==> flow/design.v <==
`timescale 1ns / 1ps
module bubble_sorting
#(parameter input_num = 4)
(
input clk,
input rst,
input cks,
input [input_num*8-1:0]din,
output reg [input_num*8-1:0]dout,
output reg cks_out
    );
integer i;
reg [input_num*8-1:0]data_in;
always@(posedge clk) begin
    if(rst) begin
        data_in <= 0;
        dout <=0;
    end
    else begin
        data_in <= din;
    end
end
always@(posedge clk) begin
cks_out= cks+1'b1;
if(input_num[0]==1) begin
    if(cks==0) begin
        for(i=input_num-1; i>1; i=i-2) begin
                dout[8*i+:8] <= (data_in[8*i+:8] > data_in[8*(i-1)+:8]) ? data_in[8*(i-1)+:8] : data_in[8*i+:8];
                dout[8*(i-1)+:8] <= (data_in[8*i+:8] > data_in[8*(i-1)+:8]) ? data_in[8*i+:8] : data_in[8*(i-1)+:8];
                dout[7:0] <= data_in[7:0];
        end
    end
    else if(cks==1) begin
        for(i=input_num-2; i>0; i=i-2) begin
                dout[8*i+:8] <= (data_in[8*i+:8] > data_in[8*(i-1)+:8]) ? data_in[8*(i-1)+:8] : data_in[8*i+:8];
                dout[8*(i-1)+:8] <= (data_in[8*i+:8] > data_in[8*(i-1)+:8]) ? data_in[8*i+:8] : data_in[8*(i-1)+:8];
                dout[8*input_num-1:8*(input_num-1)] <= data_in[8*input_num-1:8*(input_num-1)];
        end
    end
end
else begin
    if(cks==0) begin
        for(i=input_num-1; i>0; i=i-2) begin
                dout[8*i+:8] <= (data_in[8*i+:8] > data_in[8*(i-1)+:8]) ? data_in[8*(i-1)+:8] : data_in[8*i+:8];
                dout[8*(i-1)+:8] <= (data_in[8*i+:8] > data_in[8*(i-1)+:8]) ? data_in[8*i+:8] : data_in[8*(i-1)+:8];
        end
    end
    else if(cks==1) begin
        for(i=input_num-2; i>1; i=i-2) begin
                dout[8*i+:8] <= (data_in[8*i+:8] > data_in[8*(i-1)+:8]) ? data_in[8*(i-1)+:8] : data_in[8*i+:8];
                dout[8*(i-1)+:8] <= (data_in[8*i+:8] > data_in[8*(i-1)+:8]) ? data_in[8*i+:8] : data_in[8*(i-1)+:8];
                dout[7:0] <= data_in[7:0];
                dout[8*input_num-1:8*(input_num-1)] <= data_in[8*input_num-1:8*(input_num-1)];
        end
    end
end
end
endmodule
`timescale 1ns / 1ps
module bubble_sorting_top
(
    input clk,
    input rst,
    input [8*input_num-1:0]data_in,
    input cks_in,
    output [8*input_num-1:0]data_out,
    output [input_num:0]cks_out
    );
wire [8*input_num-1:0] dout[input_num:0];
wire cks[input_num:0];
wire [8*input_num-1:0]din[input_num:0];
parameter input_num=8;
assign data_out = dout[input_num];
assign din[0] = data_in;
assign cks[0] = cks_in;
genvar i;
generate
    for(i=0; i<input_num+1; i=i+1) begin
        bubble_sorting
        #(.input_num(input_num))
        bs
        (
            .clk(clk),
            .rst(rst),
            .cks(cks[i]),
            .din(din[i]),
            .dout(dout[i]),
            .cks_out(cks_out[i])
        );
    end
    for(i=0; i<input_num; i=i+1) begin
        assign din[i+1] = dout[i];
        assign cks[i+1] = cks_out[i];
    end
endgenerate
endmodule
== From RTL to reports: bubble_sorting_top ==
Tool output for the design above, in the order of the flow.
Line numbers count from 1 in the design file above.
Library cell names are shortened.
A cell with n/a has no value.
Set-up
  design top: bubble_sorting_top
  clock port: clk
  cell library: sky130hd
  corner: tt_025C_1v80

== Word-level counts ==
Source: Yosys, flattened and elaborated. Widths are those after wreduce; folded enables and synchronous resets count as part of the registers. Registers that Yosys merges into a memory's read port (data or address) are not register bits. Print and check cells do not count. Equal cells are merged and count once.
Bit counts
  bits of input ports: 67
  flip-flop bits (word level): 9
  cells after elaboration: 18
  output and inout port bits: 73
Cells by class
  add/subtract/negate cells: 9
Operators with widths (number)
  adder 1 bit (second input constant): 9

== Longest topological paths ==
Depth = most cells in a row (Yosys ltp): at word level without a register or memory, in the mapped netlist without a sequential cell, where the memories' decode and read muxes count.
Depth
  depth after elaboration: 1
  ABC_AREA: 0
  depth in mapped cells: 1
  depth with buffers taken out: 1

== Mapped cells and area ==
Yosys stat after the flow's synthesis: flattened, memories mapped to cells. It holds for the ABC_AREA given above (unset counts as 0); a run with the other value may have another netlist.
Cell types
  buf_4: number 73, total area 548.026 um^2
  dfxtp_1: number 9, total area 180.173 um^2
  inv_1: number 9, total area 33.782 um^2
  conb_1: number 1, total area 3.754 um^2
Mapped netlist
  cell area after synthesis: 765.7 um^2
  buffers: 73
  sequential area: 180.2 um^2
  flip-flop cells: 9
  cells in the netlist: 92
By module: a second synthesis without flattening, with its own total; a netlist apart from the flattened one above.
Unflattened totals
  cells (unflattened synthesis): 611
  area (unflattened synthesis): 4631.9 um^2
Rows give one instance, submodules left out.
Modules
  bubble_sorting #(input_num=8): sequential area 20.0 um^2, times used 9, cells 67, area 508.0 um^2
  bubble_sorting_top: sequential area 0.0 um^2, times used 1, cells 8, area 60.1 um^2

== Path before layout ==
Source: OpenSTA report_checks on the synthesized netlist (no wires, ideal clock, input and output delay 20% of the period each), path of least setup slack; recovery checks are left aside. Register names are those of the netlist, which keeps one name where synthesis merged equal registers.
Timing post-synthesis
  path kind: register -> output
  from: register genblk1[0].bs.cks_out
  to: output cks_out[0]
  output delay: 0.140 ns
  path buffers: 1
  path slack: 0.144 ns
  stages: 2
  data required time: 0.559 ns
  period: 0.699 ns
  delay of the path: 0.416 ns
  launch time at the first pin: 0.000 ns
  arrival: 0.416 ns
  period reached after synthesis: 0.555 ns
"delay of the path" is the arrival time less input delay plus setup time.
At an output port there is no setup time.
"stages" counts driving pins, that of a launching flip-flop among them; a cell with two outputs on the path counts twice.
"period reached after synthesis" is the clock period less the worst setup slack; recovery checks do not enter. This is arithmetic on one report: input and output delays are still those of the set period (20% each).
On the way, post-synthesis
  cell sequence: dfxtp_1 buf_4
  cells in the longest elaborated chain: 0
  elaborated cells between the ends (all ways): 0
  source lines of those cells: 0
Ends and longest elaborated chain, post-synthesis
  start, declared: line 10  | output reg cks_out
  start, assigned: line 24  | cks_out= cks+1'b1;
  end, declared: line 67  | output [input_num:0]cks_out

FLOW RESULTS
============

Top module bubble_sorting_top; platform sky130hd; tools Yosys and OpenROAD; 2 stored runs in no particular order. Input and output delays are each 20% of the period that was set; the output load is 0.01 pF.
[run 1] settings: period_ns=0.822, CORE_UTILIZATION=60, SETUP_SLACK_MARGIN=-0.02, PLACE_DENSITY=0.75, CELL_PAD_IN_SITES_GLOBAL_PLACEMENT=3, CELL_PAD_IN_SITES_DETAIL_PLACEMENT=2, TNS_END_PERCENT=80, CAP_MARGIN=40, SLEW_MARGIN=25, MAX_ROUTING_LAYER=met5, CORE_MARGIN=2
[run 1] result: did not finish, placement stopped with GPL-0301
[run 2] settings: period_ns=0.339, CORE_UTILIZATION=70, SETUP_SLACK_MARGIN=0.09, PLACE_DENSITY_LB_ADDON=0.02, CELL_PAD_IN_SITES_DETAIL_PLACEMENT=2, ABC_AREA=1, CTS_CLUSTER_DIAMETER=150, SLEW_MARGIN=15, CAP_MARGIN=20, CORE_MARGIN=2
[run 2] result: did not finish, placement stopped with FLW-0024
